==> flow/design.v <==
module aes256_core (
    input  logic clk,
    input  logic rst_n,
    input  logic start,
    input  logic [255:0] key,    
    input  logic [127:0] din,    
    output logic [127:0] dout,   
    output logic ready
);
    logic [127:0] state_reg;
    logic busy;
    always_ff @(posedge clk or negedge rst_n) begin
        if (!rst_n) begin
            state_reg <= '0;
            dout <= '0;
            ready <= 1;
            busy <= 0;
        end else begin
            if (start && !busy) begin
                state_reg <= din;
                busy <= 1;
                ready <= 0;
            end else if (busy) begin
                dout <= state_reg ^ key[127:0];  
                busy <= 0;
                ready <= 1;
            end
        end
    end
endmodule
* Step by step through the tools: aes256_core
What the tools print for aes256_core, step after step. Lines are those of the file above, counted from 1. Cell names lack the library's common part. A cell with - has no value.
Design: design top aes256_core, clock clk, cell library sky130hd, timing corner tt_025C_1v80

* Word level
Counts by Yosys on the flattened word-level netlist (proc, flatten, opt, wreduce; memories kept). Register bits leave out memories and registers merged into their read ports (data or address). Print and check cells are left out. Cells with the same type and inputs are merged into one.
Storage and ports: register bits 258, input bits 387, output and inout port bits 129, cells after elaboration 13
Operators by class: multiplexer cells 3, bitwise gates (word level) 2, reduce/logical cells 4
Operators by type and width (number):
- 128-bit bitwise XOR | 1
- 1-bit two-way mux | 3
- 2-bit AND reduction | 1
- 2-bit nonzero test | 1
- 1-bit logical AND | 1
- 1-bit inverter | 1
- 1-bit logical NOT | 1

* Logic depth
Depth = most cells in a row (Yosys ltp): at word level without a register or memory, in the mapped netlist without a sequential cell, where the memories' decode and read muxes count.
Depth: word-level depth 4, ABC_AREA 1, gate-level depth with buffers 7, gate-level depth less buffers 5

* Mapped cells and area
The flow's flattened synthesis, as Yosys stat reports it; memories are mapped. The netlist is that of the ABC_AREA named above (0 if unset); the other value can give another one.
Cells by type:
- dfrtp_1 | number 257, area in all 6.43E+03 µm²
- nand2_1 | number 897, area in all 3.37E+03 µm²
- inv_1 | number 256, area in all 960.922 µm²
- nand3_1 | number 128, area in all 640.614 µm²
- buf_2 | number 52, area in all 260.25 µm²
- dfstp_2 | number 1, area in all 26.275 µm²
- clkbuf_1 | number 4, area in all 15.014 µm²
- inv_2 | number 2, area in all 7.507 µm²
- nor2_1 | number 2, area in all 7.507 µm²
Synthesis totals: cell count 1599, cell area after synthesis 11716.2 µm², sequential part of the area 6457.4 µm², flip-flop cells 258, buffers 56

* Path before layout
Path of least setup slack by OpenSTA after synthesis, without wires, with an ideal clock, recovery checks aside; 20% of the period is set as input and as output delay. Where synthesis merged equal registers, the netlist keeps one of their names.
Timing path after synthesis: kind register -> register, from register busy, to register state_reg[100], period 1.88 ns, setup time 0.065 ns, time at the first pin 0.000 ns, arrival 1.002 ns, data required time 1.815 ns, path slack 0.813 ns, path delay 1.067 ns, driving pins on the path 8, path buffers 2, synthesis period reached 1.067 ns
"path delay" = arrival - input delay + setup time. "driving pins on the path" counts driving pins, that of a launching flip-flop among them; a cell with two outputs on the path counts twice. "synthesis period reached" is the clock period less the worst setup slack; recovery checks do not enter. This is arithmetic on one report: input and output delays are still those of the set period (20% each). Between the ends stands the longest chain of elaborated cells between them, by number of cells; it is not shown to be the way that was timed. Of several equally long chains one is given. Each line given opens the expression or statement behind the cell; cells for indexed reads and writes are added by Yosys, which also makes memories of some case tables. A register here has more assigning lines than the two given.
Between the ends, after synthesis: path through dfrtp_1 > inv_2 > nand2_1 > inv_2 > buf_2 > buf_2 > nand2_1 > nand2_1, cells in the longest elaborated chain 2, elaborated cells between the ends (all ways) 2, RTL lines with such cells 1, those cells by class reduce/logical (2)
RTL lines, path after synthesis:
- start, declared | line 11 | logic busy;
- start, assigned | line 17 | busy <= 0;
- start, assigned | line 21 | busy <= 1;
- 1-bit logical NOT | line 19 | if (start && !busy) begin
- 1-bit logical AND | line 19
- end, assigned | line 14 | state_reg <= '0;
- end, assigned | line 20 | state_reg <= din;
- end, declared | line 10 | logic [127:0] state_reg;

* Path in the finished layout
From the final timing report of record 1: the path of least setup slack in the routed layout; clock arrival at registers is part of the times.
Timing path post-layout: kind register -> output, from register ready, to output ready, period 1.11 ns, external output delay 0.22 ns, time at the first pin 0.55 ns, arrival 1.19 ns, data required time 0.89 ns, path slack -0.30 ns, driving pins on the path 2, path buffers 1
A register here has more assigning lines than the two given.
Between the ends, post-layout: path through dfstp_2 > buf_6, cells in the longest elaborated chain 0, elaborated cells between the ends (all ways) 0, RTL lines with such cells 0
RTL lines, path post-layout:
- start, declared | line 8 | output logic ready
- start, assigned | line 16 | ready <= 1;
- start, assigned | line 22 | ready <= 0;
- end, declared | line 8

Below are 2 stored runs of the flow (Yosys, OpenROAD; platform sky130hd) on aes256_core, each with its settings and what was measured, unordered. Constraints: input delay and output delay 20% of the set period each, output load 0.01 pF.
"clock period reached" means the clock period less the worst setup slack. The figure is calculated, with input and output delays left at 20% of the set period.
"total design power" rests on the timing tool's default activity at the inputs, not on a simulated workload.

[record 1] flow files
==> flow/run.sh <==
#!/bin/bash
# the make line also repeats the synthesis and layout settings of config.mk as NAME=value (left out here)
make -C /OpenROAD-flow-scripts/flow DESIGN_CONFIG=/design/flow/config.mk WORK_HOME=/design/flow/orfs CLKGATE_MAP_FILE= finish
==> flow/config.mk <==
export PLATFORM = sky130hd
export DESIGN_NAME = aes256_core
export DESIGN_NICKNAME = aes256_core
export VERILOG_FILES = /design/flow/design.v
export SDC_FILE = /design/flow/constraint.sdc
export NUM_CORES = 4
export LEC_CHECK = 0
export ABC_AREA = 1
export CAP_MARGIN = 40
export CELL_PAD_IN_SITES_GLOBAL_PLACEMENT = 1
export CORE_MARGIN = 2
export CORE_UTILIZATION = 37
export CTS_CLUSTER_DIAMETER = 245
export GPL_ROUTABILITY_DRIVEN = 1
export PLACE_DENSITY = 0.54
export SETUP_SLACK_MARGIN = -0.08
export SLEW_MARGIN = 20
==> flow/constraint.sdc <==
create_clock -name core_clock -period 1.11 [get_ports {clk}]
set_input_delay 0.2220 -clock core_clock [delete_from_list [all_inputs] [get_ports {clk}]]
set_output_delay 0.2220 -clock core_clock [all_outputs]
set_load 0.01 [all_outputs]

[record 1] result: synthesized cell area 11716.2 µm²; area of the die 33105.8 µm²; area of the standard cells in the finished layout 19950.4 µm²; setup slack of the worst path -0.300 ns; setup total negative slack -79.818 ns; total design power 30.626 mW; clock period reached 1.410 ns

[record 2] flow files
==> flow/run.sh <==
#!/bin/bash
# the make line also repeats the synthesis and layout settings of config.mk as NAME=value (left out here)
make -C /OpenROAD-flow-scripts/flow DESIGN_CONFIG=/design/flow/config.mk WORK_HOME=/design/flow/orfs CLKGATE_MAP_FILE= finish
==> flow/config.mk <==
export PLATFORM = sky130hd
export DESIGN_NAME = aes256_core
export DESIGN_NICKNAME = aes256_core
export VERILOG_FILES = /design/flow/design.v
export SDC_FILE = /design/flow/constraint.sdc
export NUM_CORES = 4
export LEC_CHECK = 0
export CAP_MARGIN = 15
export CORE_MARGIN = 2
export CORE_UTILIZATION = 64
export CTS_CLUSTER_DIAMETER = 99
export HOLD_SLACK_MARGIN = -0.01
export MIN_ROUTING_LAYER = met1
export PLACE_DENSITY = 0.4
export SLEW_MARGIN = 15
==> flow/constraint.sdc <==
create_clock -name core_clock -period 1.58 [get_ports {clk}]
set_input_delay 0.3160 -clock core_clock [delete_from_list [all_inputs] [get_ports {clk}]]
set_output_delay 0.3160 -clock core_clock [all_outputs]
set_load 0.01 [all_outputs]

[record 2] result: no results, placement failed with PPL-0024
